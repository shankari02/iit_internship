==> flow/design.v <==
module transmission (
    input        i_Clock,         
    input        i_Rx_Serial,     
	 input        i_Enable,        
    output reg [7:0] i_Data_Out,    
    output reg [7:0] q_Data_Out,    
    output reg       i_LED,        
	 output reg       q_LED
);
  parameter CLKS_PER_BIT = 10;   
  parameter HOLD_DELAY   = 1;  
  reg [7:0]  r_Clock_Count = 0;
  reg [2:0]  r_Bit_Index   = 0;
  reg [7:0]  r_Rx_Byte     = 0;
  reg [2:0]  r_SM_Main     = 0;
  reg        r_Rx_Data_R   = 1'b1;
  reg        r_Rx_Data     = 1'b1;
  reg        r_IQ_toggle   = 0;  
  reg [15:0] r_Hold_Counter = 0;
  reg r_Enable_prev = 0;
  reg r_Receive_Enable = 0;   
  parameter s_IDLE         = 3'b000;
  parameter s_RX_START_BIT = 3'b001;
  parameter s_RX_DATA_BITS = 3'b010;
  parameter s_RX_STOP_BIT  = 3'b011;
  parameter s_HOLD         = 3'b100;
  always @(posedge i_Clock) begin
    r_Rx_Data_R <= i_Rx_Serial;
    r_Rx_Data   <= r_Rx_Data_R;
  end
  always @(posedge i_Clock) begin
  r_Enable_prev <= i_Enable;
	if (~r_Enable_prev && i_Enable) begin
		r_Receive_Enable <= ~r_Receive_Enable;   
	end
  end
  always @(posedge i_Clock) begin
    case (r_SM_Main)
		s_IDLE: begin
		r_Clock_Count <= 0;
		r_Bit_Index   <= 0;
		if (r_Receive_Enable && r_Rx_Data == 0)   
			r_SM_Main <= s_RX_START_BIT;
		end
      s_RX_START_BIT: begin
        if (r_Clock_Count == 25) begin
          if (r_Rx_Data == 0) begin
            r_Clock_Count <= 0;
            r_SM_Main     <= s_RX_DATA_BITS;
          end else
            r_SM_Main <= s_IDLE;
        end else
          r_Clock_Count <= r_Clock_Count + 1;
      end
      s_RX_DATA_BITS: begin
        if (r_Clock_Count < 49) begin
          r_Clock_Count <= r_Clock_Count + 1;
        end else begin
          r_Clock_Count <= 0;
          r_Rx_Byte[r_Bit_Index] <= r_Rx_Data;
          if (r_Bit_Index < 7)
            r_Bit_Index <= r_Bit_Index + 1;
          else begin
            r_Bit_Index <= 0;
            r_SM_Main   <= s_RX_STOP_BIT;
          end
        end
      end
      s_RX_STOP_BIT: begin
        if (r_Clock_Count < 49)
          r_Clock_Count <= r_Clock_Count + 1;
        else begin
          r_Clock_Count <= 0;
          if (r_IQ_toggle == 0) begin
            i_Data_Out <= r_Rx_Byte;
				i_LED <= ~i_LED;
          end else begin
            q_Data_Out <= r_Rx_Byte;
				q_LED <= ~q_LED;
			end
          r_IQ_toggle <= ~r_IQ_toggle;
          r_Hold_Counter <= 0;
          r_SM_Main <= s_HOLD;
        end
      end
      s_HOLD: begin
        if (r_Hold_Counter < HOLD_DELAY)
          r_Hold_Counter <= r_Hold_Counter + 1;
        else
          r_SM_Main <= s_IDLE;
      end
      default: r_SM_Main <= s_IDLE;
    endcase
  end
endmodule
Reports on transmission:

Tool output for the design above, in the order of the flow.
Lines are those of the file above, counted from 1.
Operators carry their Yosys type and port widths (W data, S select, Z words).
The mark - stands for no value.

* top module: transmission
* clock input: i_Clock
* standard-cell library: sky130hd
* library corner: tt_025C_1v80

Word level:

Counts by Yosys on the flattened word-level netlist (proc, flatten, opt, wreduce; memories kept). Register bits leave out memories and registers merged into their read ports (data or address). Print and check cells are left out. Cells with the same type and inputs are merged into one.

* bitwise operators: 10
* mux-type cells: 18
* $lt $le $gt $ge: 3
* add/subtract/negate cells: 4
* shift-type cells: 2
* equal/unequal tests: 13
* reductions and logical operators: 15

Operator list (count)
* $pmux W16 S2: 1
* $mux W16: 2
* $pmux W8 S3: 1
* $mux W8: 3
* $mux W3: 8
* $add A16 B1 Y16 const B: 1
* $lt A16 B1 Y1 const B: 1
* $pmux W3 S5: 1
* $ne A2 B2 Y1 const B: 7
* $reduce_and A3 Y1: 3
* $shift A1 B4 Y8: 1
* $shift A1 B4 Y8 const A: 1
* $reduce_and A2 Y1: 4
* $add A8 B1 Y8 const B: 1
* $eq A8 B5 Y1 const B: 1
* $lt A8 B6 Y1 const B: 1
* $and A8 B8 Y8: 1
* $or A8 B8 Y8: 1
* $not A8 Y8: 1
* $not A1 Y1: 7
* $eq A3 B2 Y1 const B: 2
* $reduce_and A6 Y1: 1
* $pmux W3 S2: 1
* $reduce_bool A2 Y1: 2
* $neg A3 Y4: 1
* $reduce_bool A4 Y1: 1
* $add A3 B1 Y3 const B: 1
* $eq A3 B1 Y1 const B: 1

Other operator kinds: 7; their cells: 8.

* cells after elaboration: 79
* bits in registers: 61
* output and inout bits: 18

Depth:

Depth = most cells in a row (Yosys ltp): at word level without a register or memory, in the mapped netlist without a sequential cell, where the memories' decode and read muxes count.

* depth in word-level cells: 5
* ABC_AREA: 0
* depth in mapped cells: 6
* gate-level depth less buffers: 6

Netlist:

Yosys stat after the flow's synthesis: flattened, memories mapped to cells. It holds for the ABC_AREA given above (unset counts as 0); a run with the other value may have another netlist.
The area totals of this step are shown rounded.

* cells in the netlist: 236
* buffers: 6
* synthesis area: 0.00284 mm^2
* mapped flip-flops: 61

Cell types
* sky130_fd_sc_hd__edfxtp_1: count 58, area in all 1741.67 um^2
* sky130_fd_sc_hd__ha_1: count 10, area in all 125.12 um^2
* sky130_fd_sc_hd__nor2_1: count 33, area in all 123.869 um^2
* sky130_fd_sc_hd__xnor2_1: count 11, area in all 96.342 um^2
* sky130_fd_sc_hd__nand2_1: count 22, area in all 82.579 um^2
* sky130_fd_sc_hd__xor2_1: count 7, area in all 61.309 um^2
* sky130_fd_sc_hd__dfxtp_1: count 3, area in all 60.058 um^2
* sky130_fd_sc_hd__nand3_1: count 12, area in all 60.058 um^2
* sky130_fd_sc_hd__o21ai_0: count 11, area in all 55.053 um^2
* sky130_fd_sc_hd__inv_1: count 13, area in all 48.797 um^2
* sky130_fd_sc_hd__nand4_1: count 7, area in all 43.792 um^2
* sky130_fd_sc_hd__nor4_1: count 5, area in all 31.28 um^2
* sky130_fd_sc_hd__nor3b_1: count 4, area in all 30.029 um^2
* sky130_fd_sc_hd__or3_1: count 4, area in all 25.024 um^2
* sky130_fd_sc_hd__mux2_2: count 2, area in all 22.522 um^2
* sky130_fd_sc_hd__a21oi_1: count 4, area in all 20.019 um^2
* sky130_fd_sc_hd__nor3_1: count 4, area in all 20.019 um^2
* sky130_fd_sc_hd__clkbuf_1: count 5, area in all 18.768 um^2

Other cell types: 16; their cells: 21.

Worst setup path after synthesis:

Path of least setup slack by OpenSTA after synthesis, without wires, with an ideal clock, recovery checks aside; 20% of the period is set as input and as output delay. Where synthesis merged equal registers, the netlist keeps one of their names.

* path kind: register to register
* from: reg r_SM_Main[2]
* to: reg r_Hold_Counter[0]
* data required time: 4009 ps
* time at the first pin: 0 ps
* driving pins on the path: 5
* slack: 1850 ps
* delay of the path: 2570 ps
* path buffers: 1
* arrival time: 2159 ps
* clock period: 4420 ps
* synthesis period reached: 2570 ps

"delay of the path" is the arrival time less input delay plus setup time.
"driving pins on the path" counts driving pins, that of a launching flip-flop among them; a cell with two outputs on the path counts twice.
"synthesis period reached" is the clock period less the worst setup slack; recovery checks do not enter. This is arithmetic on one report: input and output delays are still those of the set period (20% each).
The rows between start and end are the longest chain of elaborated cells between them; the timing report does not say that the signal goes this way. Where chains are equally long, one stands for them.
Each line given opens the expression or statement behind the cell; cells for indexed reads and writes are added by Yosys, which also makes memories of some case tables.
A register here has more assigning lines than the two given.
The path ends at the enable pin of a flip-flop; only ways to that pin are counted.

* cell sequence: sky130_fd_sc_hd__edfxtp_1 sky130_fd_sc_hd__clkbuf_1 sky130_fd_sc_hd__nor3b_1 sky130_fd_sc_hd__nand4_1 sky130_fd_sc_hd__o21ai_0
* cells in the longest elaborated chain: 3
* elaborated cells between the ends (all ways): 6
* source lines of those cells: 1
* those cells by class: eq/ne (4); reduce/logical (2)

Ends and longest elaborated chain, post-synthesis
* start, declared: line 15 `reg [2:0]  r_SM_Main     = 0;`
* start, assigned: line 43 `r_SM_Main <= s_RX_START_BIT;`
* start, assigned: line 49 `r_SM_Main     <= s_RX_DATA_BITS;`
* $eq A3 B3 Y1: line 38 `case (r_SM_Main)`
* $reduce_bool A2 Y1
* $reduce_and A3 Y1
* end, assigned: line 82 `r_Hold_Counter <= 0;`
* end, assigned: line 88 `r_Hold_Counter <= r_Hold_Counter + 1;`
* end, declared: line 19 `reg [15:0] r_Hold_Counter = 0;`

Worst path after layout:

Path of least setup slack in the final report of record 1 (OpenROAD, finished layout, wires in). Where an end is a register, its clock arrival counts in the times.
The report prints the path's times to 10 ps; the period is as set.

* path kind: register to register
* from: reg r_Clock_Count[7]
* to: reg r_SM_Main[0]
* data required time: 2110 ps
* clock period: 2080 ps
* time at the first pin: 330 ps
* slack: 220 ps
* driving pins on the path: 5
* path buffers: 0
* arrival time: 1890 ps

The rows between start and end are the longest chain of elaborated cells between them; the timing report does not say that the signal goes this way. Where chains are equally long, one stands for them.
A register here has more assigning lines than the two given.
The path ends at the enable pin of a flip-flop; only ways to that pin are counted.

* cell sequence: sky130_fd_sc_hd__edfxtp_1 sky130_fd_sc_hd__or4_4 sky130_fd_sc_hd__o21ai_4 sky130_fd_sc_hd__o31a_4 sky130_fd_sc_hd__and4b_2
* cells in the longest elaborated chain: 3
* elaborated cells between the ends (all ways): 6
* those cells by class: compare (1); eq/ne (4); reduce/logical (1)

Ends and longest elaborated chain, after layout
* start, declared: line 12 `reg [7:0]  r_Clock_Count = 0;`
* start, assigned: line 53 `r_Clock_Count <= r_Clock_Count + 1;`
* start, assigned: line 57 `r_Clock_Count <= r_Clock_Count + 1;`
* $lt A8 B6 Y1: line 70 `if (r_Clock_Count < 49)`
* $ne A2 B2 Y1
* $reduce_and A6 Y1
* end, assigned: line 65 `r_SM_Main   <= s_RX_STOP_BIT;`
* end, assigned: line 83 `r_SM_Main <= s_HOLD;`
* end, declared: line 15 `reg [2:0]  r_SM_Main     = 0;`

## Implementation results

2 stored runs of transmission in the flow (synthesis by Yosys, layout by OpenROAD, sky130hd cells), in arbitrary order. Constraints: input delay and output delay 20% of the set period each, output load 0.01 pF.
"achieved period" means the clock period less the worst setup slack. The figure is calculated, with input and output delays left at 20% of the set period.
By "time on the worst setup path" is meant the share of the clock period that the worst setup path is allowed (20% is reserved at inputs, 20% at outputs), minus its slack. Clock arrival times at its registers enter into it.
"time on the worst setup path" is given in steps of 10 ps.
Values from the reports are rounded here.

### Record 1

Settings: `period_ns=2.08`, `CORE_UTILIZATION=18`, `SETUP_SLACK_MARGIN=0.38`, `PLACE_DENSITY_LB_ADDON=0.05`, `HOLD_SLACK_MARGIN=-0.06`, `CORE_ASPECT_RATIO=1.79`, `GPL_TIMING_DRIVEN=0`, `CTS_CLUSTER_DIAMETER=243`, `MAX_ROUTING_LAYER=met4`, `CAP_MARGIN=20`, `CORE_MARGIN=2`, `SLEW_MARGIN=20`

- Total negative slack on setup checks: 0 ps
- Achieved period: 1858 ps
- Std-cell area (final layout): 0.00418 mm^2
- Area of the die: 0.0168 mm^2
- Worst setup slack after layout: 222 ps
- Time on the worst setup path: 1860 ps
- Critical path kind: register to register
- Mapped cell area after synthesis: 0.00284 mm^2

### Record 2

Settings: `period_ns=3.25`, `CORE_UTILIZATION=34`, `PLACE_DENSITY_LB_ADDON=0.1`, `CORE_ASPECT_RATIO=1.18`, `CELL_PAD_IN_SITES_DETAIL_PLACEMENT=0`, `TNS_END_PERCENT=50`, `CTS_CLUSTER_SIZE=61`, `CTS_CLUSTER_DIAMETER=326`, `MAX_ROUTING_LAYER=met5`, `CAP_MARGIN=20`, `CORE_MARGIN=2`, `SLEW_MARGIN=20`

- Total negative slack on setup checks: 0 ps
- Achieved period: 2420 ps
- Std-cell area (final layout): 0.00336 mm^2
- Area of the die: 0.0091 mm^2
- Worst setup slack after layout: 830 ps
- Time on the worst setup path: 2420 ps
- Critical path kind: register to register
- Mapped cell area after synthesis: 0.00284 mm^2
